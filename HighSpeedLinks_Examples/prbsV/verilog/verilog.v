==> flow/design.v <==
module prbsV(clkV, outV);
input	clkV;
output	outV;
wire	outV;
reg [31:0] lfsr;
reg	tmp;
initial begin
 	lfsr = 32'b11111111111111111111111111111110;  
end
assign outV = lfsr[0];
always @ (posedge clkV)
begin   
   tmp = ~((lfsr[31]^lfsr[21])^(lfsr[1]^lfsr[0]));
   lfsr = { lfsr[30: 0], tmp};
end
endmodule
* From RTL to reports: prbsV
The steps from the RTL of prbsV to its reports follow in flow order.
Line numbers count from 1 in the design file above.
Operators: Yosys type, input widths -> output width; for muxes data width and select width s.
Cell names lack the library's common part.
Not given: n/a
- Design top :: prbsV
- Clock :: clkV
- Library :: sky130hd
- Library corner :: tt_025C_1v80

* After elaboration
Yosys after proc, flatten, opt, wreduce and memory -nomap, before mapping. Enables and synchronous resets that opt folds into registers are not counted as muxes. Memory bits, and registers merged into a memory's read port (data or address), are not among the register bits. Print and check cells are not counted. Equal cells are merged and count once.
- Bits in registers :: 32
- Input port bits :: 1
- Output and inout port bits :: 1
- Word-level cells :: 5
- Bitwise gates (word level) :: 4
** Operators by type and width (count)
- $xor 1x1->1 :: 3
- $not 1->1 :: 1

* Depth
Yosys ltp: most cells in a row. Word level: on the elaborated netlist, between registers, memories and ports. Mapped: between sequential cells and ports; inverters and the memories' decode and read muxes count.
- Depth in word-level cells :: 3
- ABC_AREA :: 0
- Gate-level depth with buffers :: 2
- Mapped depth without buffers :: 2

* After synthesis
The flow's flattened synthesis, as Yosys stat reports it; memories are mapped. The netlist is that of the ABC_AREA named above (0 if unset); the other value can give another one.
Totals and module areas in this step are rounded.
- Standard cells after synthesis :: 35
- Synthesis area :: 667 µm²
- Sequential area :: 641 µm²
- Mapped flip-flops :: 32
** Cells by type
- dfxtp_1 :: count 32, area in all 640.614 µm²
- xnor2_1 :: count 3, area in all 26.275 µm²

* Timing after synthesis
OpenSTA on the mapped netlist: ideal clock, no wires. The path of least setup slack (recovery checks aside). Input and output delay are each 20% of the period. Register names are those of the netlist, which keeps one name where synthesis merged equal registers.
- Kind :: reg2reg
- From :: register lfsr[0]
- To :: register lfsr[0]
- Period :: 0.853 ns
- Time at the first pin :: 0.000 ns
- Data arrival time :: 0.602 ns
- Path slack :: 0.130 ns
- Delay of the path :: 0.723 ns
- Stages on the path :: 3
- Path buffers :: 0
- Synthesis period reached :: 0.723 ns
"delay of the path" is the arrival time less input delay plus setup time.
"stages on the path" counts driving pins, that of a launching flip-flop among them; a cell with two outputs on the path counts twice.
"synthesis period reached" is the clock period less the worst setup slack; recovery checks do not enter. This is arithmetic on one report: input and output delays are still those of the set period (20% each).
Between the ends stands the longest chain of elaborated cells between them, by number of cells; it is not shown to be the way that was timed. Of several equally long chains one is given.
Each line given opens the expression or statement behind the cell; cells for indexed reads and writes are added by Yosys, which also makes memories of some case tables.
- Cell sequence :: dfxtp_1 xnor2_1 xnor2_1
- Length of the longest elaborated chain :: 3
- Elaborated cells between the ends (all ways) :: 3
- Classes of those cells :: logic (3)
** Ends and longest elaborated chain, post-synthesis
- start: declaration :: RTL line 5 : reg [31:0] lfsr;
- start: assignment :: RTL line 14 : lfsr = { lfsr[30: 0], tmp};
- $xor 1x1->1 x2 :: RTL line 13 : tmp = ~((lfsr[31]^lfsr[21])^(lfsr[1]^lfsr[0]));
- $not 1->1 :: RTL line 13
- end: assignment :: RTL line 14
- end: declaration :: RTL line 5

Ticket comment

Stored flow runs of prbsV (2 of them; Yosys, OpenROAD, sky130hd). They differ in their settings and are not a sequence. Constraints: input delay and output delay 20% of the set period each, output load 0.01 pF.

* Entry A
** Files
==> flow/run.sh <==
#!/bin/bash
# the make line also repeats the synthesis and layout settings of config.mk as NAME=value (left out here)
make -C /OpenROAD-flow-scripts/flow DESIGN_CONFIG=/design/flow/config.mk WORK_HOME=/design/flow/orfs CLKGATE_MAP_FILE= finish
==> flow/config.mk <==
export PLATFORM = sky130hd
export DESIGN_NAME = prbsV
export DESIGN_NICKNAME = prbsV
export VERILOG_FILES = /design/flow/design.v
export SDC_FILE = /design/flow/constraint.sdc
export NUM_CORES = 4
export LEC_CHECK = 0
export CAP_MARGIN = 20
export CELL_PAD_IN_SITES_GLOBAL_PLACEMENT = 2
export CORE_MARGIN = 9
export CORE_UTILIZATION = 69
export CTS_CLUSTER_DIAMETER = 316
export GPL_TIMING_DRIVEN = 1
export MAX_ROUTING_LAYER = met4
export MIN_ROUTING_LAYER = met1
export PLACE_DENSITY = 0.58
export SETUP_SLACK_MARGIN = 0.09
export SLEW_MARGIN = 20
==> flow/constraint.sdc <==
create_clock -name core_clock -period 0.783 [get_ports {clkV}]
set_input_delay 0.1566 -clock core_clock [delete_from_list [all_inputs] [get_ports {clkV}]]
set_output_delay 0.1566 -clock core_clock [all_outputs]
set_load 0.01 [all_outputs]
** Results
Unfinished; error PDN-0185 in floorplanning.

* Entry B
** Files
==> flow/run.sh <==
#!/bin/bash
# the make line also repeats the synthesis and layout settings of config.mk as NAME=value (left out here)
make -C /OpenROAD-flow-scripts/flow DESIGN_CONFIG=/design/flow/config.mk WORK_HOME=/design/flow/orfs CLKGATE_MAP_FILE= finish
==> flow/config.mk <==
export PLATFORM = sky130hd
export DESIGN_NAME = prbsV
export DESIGN_NICKNAME = prbsV
export VERILOG_FILES = /design/flow/design.v
export SDC_FILE = /design/flow/constraint.sdc
export NUM_CORES = 4
export LEC_CHECK = 0
export ABC_AREA = 0
export CAP_MARGIN = 20
export CELL_PAD_IN_SITES_DETAIL_PLACEMENT = 1
export CORE_ASPECT_RATIO = 0.67
export CORE_MARGIN = 4
export CORE_UTILIZATION = 57
export PLACE_DENSITY_LB_ADDON = 0.01
export SLEW_MARGIN = 20
==> flow/constraint.sdc <==
create_clock -name core_clock -period 1.02 [get_ports {clkV}]
set_input_delay 0.2040 -clock core_clock [delete_from_list [all_inputs] [get_ports {clkV}]]
set_output_delay 0.2040 -clock core_clock [all_outputs]
set_load 0.01 [all_outputs]
** Results
Unfinished; error PDN-0185 in floorplanning.
